==> flow/design.v <==
module spi_drv #(
    parameter integer               CLK_DIVIDE  = 100,  
    parameter integer               SPI_MAXLEN  = 32    
) (
    input                           clk,
    input                           sresetn,            
    input                           start_cmd,          
    output reg                      spi_drv_rdy,        
    input  [$clog2(SPI_MAXLEN):0]   n_clks,             
    input  [SPI_MAXLEN-1:0]         tx_data,            
    output reg [SPI_MAXLEN-1:0]     rx_miso,            
    output reg                      SCLK,               
    output reg                      MOSI,               
    input                           MISO,               
    output reg                      SS_N                
);
  reg [$clog2(SPI_MAXLEN):0]   n_clk_r;                 
  reg [$clog2(SPI_MAXLEN):0]   n_clk_count;             
  reg [SPI_MAXLEN-1:0]         tx_data_r;               
  reg [$clog2(CLK_DIVIDE):0]   SCLK_count_r;		    
  localparam CLK_DIVIDE_r = $unsigned(CLK_DIVIDE)/2;    
always@(posedge clk)
begin
	if (~sresetn) begin
		SCLK_count_r <= 0;
	end
	else if (~spi_drv_rdy) begin
		if (SCLK_count_r == CLK_DIVIDE_r - 1) begin
			SCLK_count_r <= 0;
		end
		else begin
			SCLK_count_r <= SCLK_count_r + 1;
		end
	end
	else begin
		SCLK_count_r <= 0;
	end
end
always@(posedge clk)
begin
	if (~sresetn) begin
		SCLK <= 1'b0;
		n_clk_count <= 1'b0;
	end
	else if (~spi_drv_rdy) begin
		if (SCLK_count_r == CLK_DIVIDE_r - 1) begin
			SCLK <= ~SCLK;
			if (SCLK) begin
				n_clk_count <= n_clk_count + 1;  
			end
			else begin
				n_clk_count <= n_clk_count;
			end
		end 
		else begin
			SCLK <= SCLK;
			n_clk_count <= n_clk_count;
		end
	end
	else begin 
		SCLK <= 1'b0;
		n_clk_count <= 1'b0;
	end
end
always@(posedge clk)
begin
	if (~sresetn) begin
		spi_drv_rdy <= 1'b1;
		SS_N <= 1'b1;
	end
	else if (start_cmd) begin
		spi_drv_rdy <= 1'b0;  
		SS_N <= 1'b0;
	end
	else if (n_clk_count == n_clk_r) begin
		spi_drv_rdy <= 1'b1;  
		SS_N <= 1'b1;
	end
	else begin
		spi_drv_rdy <= spi_drv_rdy;
		SS_N <= SS_N;
	end
end
always@(posedge clk)
begin
	if (~sresetn) begin
		tx_data_r <= 0;
		n_clk_r <= 0;
	end
	else begin
		if (start_cmd) begin
			n_clk_r <= n_clks;
			tx_data_r <= tx_data;
		end
		else begin
			n_clk_r <= n_clk_r;
			tx_data_r <= tx_data_r;
		end
	end
end
always@(posedge clk)
begin
	if (~sresetn) begin
		MOSI <= 1'b0;
	end
	else if (~spi_drv_rdy) begin
      MOSI <= tx_data_r[n_clk_r-n_clk_count-1];
	end
	else begin
		MOSI <= 1'b0;
	end
end
always@(posedge clk)
begin
	if (~sresetn) begin
		rx_miso <= 0;
	end
	else begin
		if (start_cmd) begin
			rx_miso <= 0;  
		end
		else if (~spi_drv_rdy) begin
			if (SCLK_count_r == CLK_DIVIDE_r - 1) begin
				if (~SCLK) begin  
					rx_miso[n_clk_r-n_clk_count-1] <= MISO;
				end
				else begin
					rx_miso <= rx_miso;
				end
			end 
			else begin
				rx_miso <= rx_miso;
			end
		end
		else begin
			rx_miso <= rx_miso;   
		end
	end
end
endmodule
Reports on spi_drv --
Tool output for the design above, in the order of the flow. Lines are those of the file above, counted from 1. Library cell names are shortened. A cell with -- has no value.
Inputs: design top spi_drv, clock clk, library sky130hd, library corner tt_025C_1v80

Word-level counts --
Source: Yosys, flattened and elaborated, memories not mapped. Widths are those after wreduce. Registers that Yosys merges into a memory's read port (data or address) are not register bits. Print and check cells do not count. Equal cells are merged and count once.
Cells by class: multiplexer cells 2, bitwise gates (word level) 6, eq/ne operators 2, add/sub/neg operators 5, shifts and indexed selects 3, reduce/logical cells 6
Operator list (count):
- variable shift 1 x 33 -> 32 bit | 1
- variable shift 1 x 33 -> 32 bit with constant A | 1
- negator 32 -> 33 bit | 1
- bitwise AND 32 bit | 1
- bitwise OR 32 bit | 1
- indexed select 32 x 32 -> 1 bit | 1
- NOT 32 bit | 1
- subtractor 7 x 2 -> 8 bit with constant B | 1
- adder 8 x 1 -> 8 bit with constant B | 1
- equality test 8 x 6 -> 1 bit with constant B | 1
- subtractor 6 x 6 -> 7 bit | 1
- adder 6 x 1 -> 6 bit with constant B | 1
- equality test 6 bit | 1
- OR reduction 2 bit | 2
- NOT 1 bit | 3
- AND reduction 3 bit | 1
- OR reduction 3 bit | 1
- AND reduction 2 bit | 1
- nonzero test 2 bit | 1
- two-way mux 1 bit | 2
Word-level totals: input port bits 42, cells after elaboration 32, flip-flop bits (word level) 87, output and inout bits 36

Depth --
Depth = most cells in a row (Yosys ltp): at word level without a register or memory, in the mapped netlist without a sequential cell, where the memories' decode and read muxes count.
Depth: depth after elaboration 7, ABC_AREA 0, gate-level depth with buffers 23, depth with buffers taken out 20

Netlist --
The flow's flattened synthesis, as Yosys stat reports it; memories are mapped. The netlist is that of the ABC_AREA named above (0 if unset); the other value can give another one.
Cells by type (count):
- dfxtp_1 | 87
- mux2i_1 | 57
- nor2b_1 | 44
- ha_1 | 20
- mux4_2 | 10
- nand2_1 | 39
- xnor2_1 | 16
- nand4_1 | 22
- nor2_1 | 32
- o31ai_1 | 16
- nand3_1 | 22
- a21oi_1 | 17
- clkbuf_1 | 21
- inv_1 | 18
- xor2_1 | 5
- o21ai_0 | 8
- and2_1 | 6
- nor4b_1 | 4
Not listed: further types 42, cells in them 71.
Mapped netlist: mapped cells 515, synthesis area 0.0048797 mm^2, sequential part of the area 0.0017417 mm^2, mapped flip-flops 87

Timing after synthesis --
OpenSTA on the mapped netlist: ideal clock, no wires. The path of least setup slack (recovery checks aside). Input and output delay are each 20% of the period. Register names are those of the netlist, which keeps one name where synthesis merged equal registers.
Timing after synthesis: path type register -> register, start register n_clk_r[0], end register rx_miso[17], path delay 4630 ps, clock period 4640 ps, launch time at the first pin 0 ps, arrival time 4498 ps, library setup time 132 ps, path slack 10 ps, stages on the path 21, path buffers 3, required time 4508 ps, period reached after synthesis 4630 ps
"path delay" is the arrival time less input delay plus setup time. "stages on the path" counts driving pins, that of a launching flip-flop among them; a cell with two outputs on the path counts twice. "period reached after synthesis" is the clock period less the worst setup slack; recovery checks do not enter. This is arithmetic on one report: input and output delays are still those of the set period (20% each). Between the ends stands the longest chain of elaborated cells between them, by number of cells; it is not shown to be the way that was timed. Of several equally long chains one is given. Each line given opens the expression or statement behind the cell; cells for indexed reads and writes are added by Yosys, which also makes memories of some case tables. A register here has more assigning lines than the two given. Lines with a computed index may be missing from the assigning lines.
On the way, after synthesis: path through dfxtp_1 > inv_1 > ha_1 > fa_1 > ha_1 > clkbuf_1 > nand2_1 > nor2_1 > o2111ai_1 > a211oi_4 > inv_1 > ha_1 > nor4bb_1 > nand4_1 > nor4_1 > o21ai_1 > or3_1 > buf_6 > buf_6 > o31ai_1 > a21oi_1, length of the longest elaborated chain 7, elaborated cells between the ends (all ways) 8, those cells by class 3 x add/sub; 2 x shift; 3 x logic
Ends and longest elaborated chain, after synthesis:
- start, declared | line 17 | reg [$clog2(SPI_MAXLEN):0]   n_clk_r;
- start, assigned | line 92 | n_clk_r <= n_clks;
- start, assigned | line 96 | n_clk_r <= n_clk_r;
- subtractor 6 x 6 -> 7 bit | line 125 | rx_miso[n_clk_r-n_clk_count-1] <= MISO;
- subtractor 7 x 2 -> 8 bit | line 125
- negator 32 -> 33 bit | line 125
- variable shift 1 x 33 -> 32 bit | line 125
- NOT 32 bit | line 125
- bitwise AND 32 bit | line 125
- bitwise OR 32 bit | line 125
- end, assigned | line 128 | rx_miso <= rx_miso;
- end, assigned | line 132 | rx_miso <= rx_miso;
- end, declared | line 11 | output reg [SPI_MAXLEN-1:0]     rx_miso,

Timing after layout --
Path of least setup slack in the final report of run A (OpenROAD, finished layout, wires in). Where an end is a register, its clock arrival counts in the times. The report prints the path's times to 10 ps; the period is as set.
Timing after layout: path type register -> register, start register n_clk_count[5], end register rx_miso[4], stages on the path 21, arrival time 4490 ps, launch time at the first pin 340 ps, path slack -1020 ps, library setup time 150 ps, clock period 3280 ps, path buffers 2, required time 3470 ps
Between the ends stands the longest chain of elaborated cells between them, by number of cells; it is not shown to be the way that was timed. Of several equally long chains one is given. A register here has more assigning lines than the two given. Lines with a computed index may be missing from the assigning lines.
On the way, after layout: path through dfxtp_1 > inv_1 > ha_2 > inv_1 > a221o_1 > a211oi_4 > buf_6 > nor3_1 > a31oi_1 > o21ai_2 > and2_4 > inv_1 > ha_4 > nor4bb_4 > nand4_1 > nor4_2 > o21ai_1 > or3_4 > buf_12 > o31ai_2 > a21oi_1, length of the longest elaborated chain 7, elaborated cells between the ends (all ways) 8, those cells by class 3 x add/sub; 2 x shift; 3 x logic
Ends and longest elaborated chain, after layout:
- start, declared | line 18 | reg [$clog2(SPI_MAXLEN):0]   n_clk_count;
- start, assigned | line 49 | n_clk_count <= n_clk_count + 1;
- start, assigned | line 52 | n_clk_count <= n_clk_count;
- subtractor 6 x 6 -> 7 bit | line 125 | rx_miso[n_clk_r-n_clk_count-1] <= MISO;
- subtractor 7 x 2 -> 8 bit | line 125
- negator 32 -> 33 bit | line 125
- variable shift 1 x 33 -> 32 bit | line 125
- NOT 32 bit | line 125
- bitwise AND 32 bit | line 125
- bitwise OR 32 bit | line 125
- end, assigned | line 128 | rx_miso <= rx_miso;
- end, assigned | line 132 | rx_miso <= rx_miso;
- end, declared | line 11 | output reg [SPI_MAXLEN-1:0]     rx_miso,

Add stored flow runs of spi_drv

Measured results for spi_drv: 2 stored runs of the Yosys and OpenROAD flow on sky130hd. The settings differ; the order carries no meaning. The constraints put input and output delay at 20% of the set period each and load the outputs with 0.01 pF.
By "total power of the final layout" is meant OpenSTA's value without simulated activity: inputs other than the clock are taken to toggle once in ten clock periods, and the tool carries that through the logic.

[run A] flow files
==> flow/run.sh <==
#!/bin/bash
# the make line also repeats the synthesis and layout settings of config.mk as NAME=value (left out here)
make -C /OpenROAD-flow-scripts/flow DESIGN_CONFIG=/design/flow/config.mk WORK_HOME=/design/flow/orfs CLKGATE_MAP_FILE= finish
==> flow/config.mk <==
export PLATFORM = sky130hd
export DESIGN_NAME = spi_drv
export DESIGN_NICKNAME = spi_drv
export VERILOG_FILES = /design/flow/design.v
export SDC_FILE = /design/flow/constraint.sdc
export NUM_CORES = 4
export LEC_CHECK = 0
export CAP_MARGIN = 20
export CORE_MARGIN = 2
export CORE_UTILIZATION = 32
export GPL_TIMING_DRIVEN = 1
export MIN_ROUTING_LAYER = met1
export PLACE_DENSITY = 0.37
export SETUP_SLACK_MARGIN = -0.09
export SLEW_MARGIN = 10
export TNS_END_PERCENT = 55
==> flow/constraint.sdc <==
create_clock -name core_clock -period 3.28 [get_ports {clk}]
set_input_delay 0.6560 -clock core_clock [delete_from_list [all_inputs] [get_ports {clk}]]
set_output_delay 0.6560 -clock core_clock [all_outputs]
set_load 0.01 [all_outputs]

[run A] result: die area 0.0162524 mm^2; mapped cell area after synthesis 0.0048797 mm^2; total power of the final layout 3158 uW; utilization in the final report 49.0%; setup slack of the worst path -1017 ps

[run B] flow files
==> flow/run.sh <==
#!/bin/bash
# the make line also repeats the synthesis and layout settings of config.mk as NAME=value (left out here)
make -C /OpenROAD-flow-scripts/flow DESIGN_CONFIG=/design/flow/config.mk WORK_HOME=/design/flow/orfs CLKGATE_MAP_FILE= finish
==> flow/config.mk <==
export PLATFORM = sky130hd
export DESIGN_NAME = spi_drv
export DESIGN_NICKNAME = spi_drv
export VERILOG_FILES = /design/flow/design.v
export SDC_FILE = /design/flow/constraint.sdc
export NUM_CORES = 4
export LEC_CHECK = 0
export CAP_MARGIN = 20
export CELL_PAD_IN_SITES_GLOBAL_PLACEMENT = 3
export CORE_MARGIN = 2
export CORE_UTILIZATION = 72
export GPL_ROUTABILITY_DRIVEN = 1
export GPL_TIMING_DRIVEN = 1
export MIN_ROUTING_LAYER = met2
export PLACE_DENSITY = 0.81
export SETUP_SLACK_MARGIN = 0.07
export SLEW_MARGIN = 20
==> flow/constraint.sdc <==
create_clock -name core_clock -period 8.84 [get_ports {clk}]
set_input_delay 1.7680 -clock core_clock [delete_from_list [all_inputs] [get_ports {clk}]]
set_output_delay 1.7680 -clock core_clock [all_outputs]
set_load 0.01 [all_outputs]

[run B] result: no results, placement failed with GPL-0301
